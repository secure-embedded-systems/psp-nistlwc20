==> flow/design.v <==
module gift128(input  wire clk,
               input  wire [127:0] P,
               input  wire [127:0] K,
	           input  wire ld, 
               output wire [127:0] C,
               output wire done);
	localparam [0:40*6-1] GIFT_RC = {
     6'h01,6'h03,6'h07,6'h0F,6'h1F,6'h3E,6'h3D,6'h3B,6'h37,6'h2F,
     6'h1E,6'h3C,6'h39,6'h33,6'h27,6'h0E,6'h1D,6'h3A,6'h35,6'h2B,
     6'h16,6'h2C,6'h18,6'h30,6'h21,6'h02,6'h05,6'h0B,6'h17,6'h2E,
     6'h1C,6'h38,6'h31,6'h23,6'h06,6'h0D,6'h1B,6'h36,6'h2D,6'h1A};
	reg  [127:0] state;
	reg  [127:0] roundkey;
    reg  [5:0]   round;
    wire [127:0] round_out;
    wire [127:0] roundkey_out;
    wire  [127:0] next_state;
    wire  [127:0] next_roundkey;
    wire  [5:0]   next_round;
    wire [127:0] sub_1, sub_2, sub_3;
    assign sub_1[(128- 32)-1 -: 32] =  state[(128- 32)-1 -: 32] ^ (state[(128    )-1 -: 32] & state[(128- 64)-1 -: 32]);
    assign sub_1[(128    )-1 -: 32] =  state[(128    )-1 -: 32] ^ (sub_1[(128- 32)-1 -: 32] & state[(128- 96)-1 -: 32]);
    assign sub_1[(128- 64)-1 -: 32] =  state[(128- 64)-1 -: 32] ^ (sub_1[(128    )-1 -: 32] | sub_1[(128- 32)-1 -: 32]);
    assign sub_1[(128- 96)-1 -: 32] =  state[(128- 96)-1 -: 32] ^ sub_1[(128- 64)-1 -: 32];
    assign sub_2[(128- 32)-1 -: 32] =  sub_1[(128- 32)-1 -: 32] ^ sub_1[(128- 96)-1 -: 32];
    assign sub_2[(128- 96)-1 -: 32] = ~sub_1[(128- 96)-1 -: 32];
    assign sub_2[(128- 64)-1 -: 32] =  sub_1[(128- 64)-1 -: 32] ^ (sub_1[(128    )-1 -: 32] & sub_2[(128- 32)-1 -: 32]);
    assign sub_2[(128    )-1 -: 32] =  sub_1[(128    )-1 -: 32];
    assign sub_3[(128    )-1 -: 32] =  sub_2[(128- 96)-1 -: 32];
    assign sub_3[(128- 32)-1 -: 32] =  sub_2[(128- 32)-1 -: 32];
    assign sub_3[(128- 64)-1 -: 32] =  sub_2[(128- 64)-1 -: 32];
    assign sub_3[(128- 96)-1 -: 32] =  sub_2[(128    )-1 -: 32];
    wire [31:0] pq0, pq1, pq2, pq3;
    wire [31:0] pi0, pi1, pi2, pi3;
    assign pi0 = sub_3[(128    )-1 -: 32];
    assign pi1 = sub_3[(128- 32)-1 -: 32];
    assign pi2 = sub_3[(128- 64)-1 -: 32];
    assign pi3 = sub_3[(128- 96)-1 -: 32];
    assign {pq0[15], pq0[23], pq0[31], pq0[ 7], pq0[14], pq0[22], pq0[30], pq0[ 6], 
            pq0[13], pq0[21], pq0[29], pq0[ 5], pq0[12], pq0[20], pq0[28], pq0[ 4], 
            pq0[11], pq0[19], pq0[27], pq0[ 3], pq0[10], pq0[18], pq0[26], pq0[ 2], 
            pq0[ 9], pq0[17], pq0[25], pq0[ 1], pq0[ 8], pq0[16], pq0[24], pq0[ 0]} = pi0;
    assign {pq1[23], pq1[31], pq1[ 7], pq1[15], pq1[22], pq1[30], pq1[ 6], pq1[14], 
            pq1[21], pq1[29], pq1[ 5], pq1[13], pq1[20], pq1[28], pq1[ 4], pq1[12], 
            pq1[19], pq1[27], pq1[ 3], pq1[11], pq1[18], pq1[26], pq1[ 2], pq1[10], 
            pq1[17], pq1[25], pq1[ 1], pq1[ 9], pq1[16], pq1[24], pq1[ 0], pq1[ 8]} = pi1;
    assign {pq2[31], pq2[ 7], pq2[15], pq2[23], pq2[30], pq2[ 6], pq2[14], pq2[22], 
            pq2[29], pq2[ 5], pq2[13], pq2[21], pq2[28], pq2[ 4], pq2[12], pq2[20], 
            pq2[27], pq2[ 3], pq2[11], pq2[19], pq2[26], pq2[ 2], pq2[10], pq2[18], 
            pq2[25], pq2[ 1], pq2[ 9], pq2[17], pq2[24], pq2[ 0], pq2[ 8], pq2[16]} = pi2;
    assign {pq3[ 7], pq3[15], pq3[23], pq3[31], pq3[ 6], pq3[14], pq3[22], pq3[30], 
            pq3[ 5], pq3[13], pq3[21], pq3[29], pq3[ 4], pq3[12], pq3[20], pq3[28], 
            pq3[ 3], pq3[11], pq3[19], pq3[27], pq3[ 2], pq3[10], pq3[18], pq3[26], 
            pq3[ 1], pq3[ 9], pq3[17], pq3[25], pq3[ 0], pq3[ 8], pq3[16], pq3[24]} = pi3;
	wire [31:0] ark0, ark1, ark2, ark3;
	assign ark0 = pq0;
	assign ark1 = {roundkey[(128- 96)-1 -: 16], roundkey[(128-112)-1 -: 16]} ^ pq1;
	assign ark2 = {roundkey[(128- 32)-1 -: 16], roundkey[(128- 48)-1 -: 16]} ^ pq2;
	assign ark3 = GIFT_RC[6*round +: 6] ^ pq3 ^ 32'h80000000;
    wire [127:0] ark_out;
	assign ark_out = {ark0, ark1, ark2, ark3};
	wire [15:0] rw0, rw1, rw2, rw3, rw4, rw5, rw6, rw7;
	assign {rw0, rw1, rw2, rw3, rw4, rw5, rw6, rw7} = roundkey;
	assign roundkey_out = {{rw6[2-1:0], rw6[15:2]}, {rw7[12-1:0], rw7[15:12]},
							rw0, rw1, rw2, rw3, rw4, rw5};
    assign round_out = ark_out;
    assign next_state = (ld) ? P : round_out;
    assign next_roundkey = (ld)   ? K : roundkey_out;
    assign next_round    = (ld)   ? 4'h0 : 
                           (done) ? 4'h0 : round + 4'h1;
    always @(posedge clk)
    begin
      state    <= next_state;
      roundkey <= next_roundkey; 
      round    <= next_round;
    end
    assign C = ark_out;
    assign done = (round == 6'd39);
endmodule
# == Tool chain data of gift128 ==
# The steps from the RTL of gift128 to its reports follow in flow order.
# Line numbers count from 1 in the design file above.
# Operators: Yosys type, input widths -> output width; for muxes data width and select width s.
# Library cell names are shortened.
# Not given: n/a
# design
design,gift128
clk_port,clk
lib,sky130hd
pvt_corner,tt_025C_1v80

# == Elaborated design ==
# Source: Yosys, flattened and elaborated, memories not mapped. Widths are those after wreduce. Registers that Yosys merges into a memory's read port (data or address) are not register bits. Print and check cells do not count. Equal cells are merged and count once.
# bits
reg_bits,262
# classes
equal,1
reduce_logical,1
mul,1
addsub,2
shift,1
logic,15
muxes,2
# op_table
op,count
$xor 32x32->32,8
$mux 128,2
$shiftx 240x10->6 const A,1
$and 32x32->32,3
$or 32x32->32,1
$not 32->32,1
$xor 6x32->32,1
$mul 2x6->8 const A,1
$sub 8x9->10 const A,1
$add 6x1->6 const B,1
$eq 6x6->1 const B,1
$reduce_or 2->1,1
$not 1->1,1

# == Depth ==
# Longest topological path by Yosys (ltp), each cell counted once; first at word level (registers and memories cut), then after technology mapping (sequential cells cut; the memories' decode and read muxes count).
# depth
word_depth,12
abc_area,0
ltp_mapped,13
ltp_nobuf,12

# == After synthesis ==
# Yosys stat after the flow's synthesis: flattened, memories mapped to cells. It holds for the ABC_AREA given above (unset counts as 0); a run with the other value may have another netlist.
# by_type
cell,count,type_area_um2
dfxtp_1,262,5245.03
mux2_2,162,1824.25
xnor2_1,170,1.49E+03
nand2_1,378,1.42E+03
a21oi_1,109,545.523
o21ai_0,85,425.408
xor2_1,35,306.544
nor2_1,79,296.534
nand2b_1,38,237.728
nand3_1,43,215.206
clkbuf_1,55,206.448
nand3b_1,27,202.694
ha_1,8,100.096
a31oi_1,13,81.328
xnor3_1,3,67.565
nor3_1,13,65.062
a211oi_1,8,60.058
o211ai_1,8,60.058
# Not listed: further types 55, cells in them 131.
# synth_totals
seqArea_um2,5245.0
mapped_cells,1627
ffs,262
area_um2,13939.6

# == Path before layout ==
# Path of least setup slack by OpenSTA after synthesis, without wires, with an ideal clock, recovery checks aside; 20% of the period is set as input and as output delay. Where synthesis merged equal registers, the netlist keeps one of their names.
# synth_path
path_type,reg-to-output
from,register round[0]
to,output port C[4]
period_ns,4.29
required_time_ns,3.432
t_first_pin_ns,0.000
path_stages,13
arrival_ns,3.226
delay_ns,3.226
output_delay_ns,0.858
path_slack_ns,0.206
period_less_setup_slack_ns,4.084
# "delay_ns" is the arrival time less input delay plus setup time.
# At an output port there is no setup time.
# "path_stages" counts driving pins, that of a launching flip-flop among them; a cell with two outputs on the path counts twice.
# "period_less_setup_slack_ns" is the clock period less the worst setup slack; recovery checks do not enter. This is arithmetic on one report: input and output delays are still those of the set period (20% each).
# The rows between start and end are the longest chain of elaborated cells between them; the timing report does not say that the signal goes this way. Where chains are equally long, one stands for them.
# A line is the first line of the expression or statement that the cell stems from. Yosys adds cells for indexed reads and writes and turns some case tables into memories.
# synth_via
cell_sequence,dfxtp_1 ha_1 fa_1 ha_1 clkbuf_1 clkbuf_1 clkbuf_1 o21ai_0 o311ai_0 nand3_1 o31ai_1 nand2_1 xor2_1
elab_chain_len,4
cells_between,4
lines_between,1
classes_between,1 x add/sub; 1 x mul; 1 x shift; 1 x logic
# synth_lines
item,line,text
"start, declared",14,reg  [5:0]   round;
"start, assigned",75,round    <= next_round;
$mul 2x6->8,59,assign ark3 = GIFT_RC[6*round +: 6] ^ pq3 ^ 32'h80000000;
$sub 8x9->10,n/a,
$shiftx 240x10->6,59,
$xor 6x32->32,59,
"end, declared",5,"output wire [127:0] C,"

# == Worst path after layout ==
# Path of least setup slack in the final report of run 1 (OpenROAD, finished layout, wires in). Where an end is a register, its clock arrival counts in the times.
# layout_path
path_type,reg-to-output
from,register round[1]
to,output port C[2]
required_time_ns,3.59
path_stages,14
period_ns,4.49
t_first_pin_ns,0.56
path_slack_ns,-0.33
arrival_ns,3.92
output_delay_ns,0.90
# The rows between start and end are the longest chain of elaborated cells between them; the timing report does not say that the signal goes this way. Where chains are equally long, one stands for them.
# layout_via
cell_sequence,dfxtp_2 buf_4 fa_2 ha_4 xor3_1 buf_6 buf_12 and2_4 a21oi_2 o22ai_1 or4_1 a41oi_2 xnor2_2 buf_2
elab_chain_len,4
cells_between,4
lines_between,1
classes_between,1 x add/sub; 1 x mul; 1 x shift; 1 x logic
# layout_lines
item,line,text
"start, declared",14,reg  [5:0]   round;
"start, assigned",75,round    <= next_round;
$mul 2x6->8,59,assign ark3 = GIFT_RC[6*round +: 6] ^ pq3 ^ 32'h80000000;
$sub 8x9->10,n/a,
$shiftx 240x10->6,59,
$xor 6x32->32,59,
"end, declared",5,"output wire [127:0] C,"

# Design gift128 on sky130hd. What follows are 2 stored runs of the flow, each under its own settings; their order means nothing. The constraints put input and output delay at 20% of the set period each and load the outputs with 0.01 pF.
# "period_less_ws_ns" means the clock period less the worst setup slack. The figure is calculated, with input and output delays left at 20% of the set period.
# By "worst_setup_path_time_ns" is meant the share of the clock period that the worst setup path is allowed (20% is reserved at inputs, 20% at outputs), minus its slack. Clock arrival times at its registers enter into it.
# "power.total_uw" is the tool's figure for a default switching activity; nothing was simulated.
# Settings: n/a = not set for that run.
# A result given as n/a is not shown for that run.
name,run 1,run 2
period_ns,4.49,2.81
CAP_MARGIN,20,40
CORE_MARGIN,2,2
CORE_UTILIZATION,40,69
SLEW_MARGIN,20,20
PLACE_DENSITY_LB_ADDON,n/a,0.25
TNS_END_PERCENT,n/a,95
MIN_ROUTING_LAYER,n/a,met2
worst_hold_slack_ns,0.451,n/a
setup_worst_slack_ns,-0.328,n/a
design.die.area_um2,36358.9,n/a
setupTns_ns,-1.499,n/a
period_less_ws_ns,4.818,n/a
power.total_uw,17012,n/a
post_synth_area_um2,13939.6,n/a
final_cell_area_um2,20832.5,n/a
worst_setup_path_time_ns,3.92,n/a
timing.worst_path_kind,reg-to-output,n/a
finalUtil_frac,0.605,n/a
# Run 2: unfinished; error DPL-0038 in clock tree synthesis
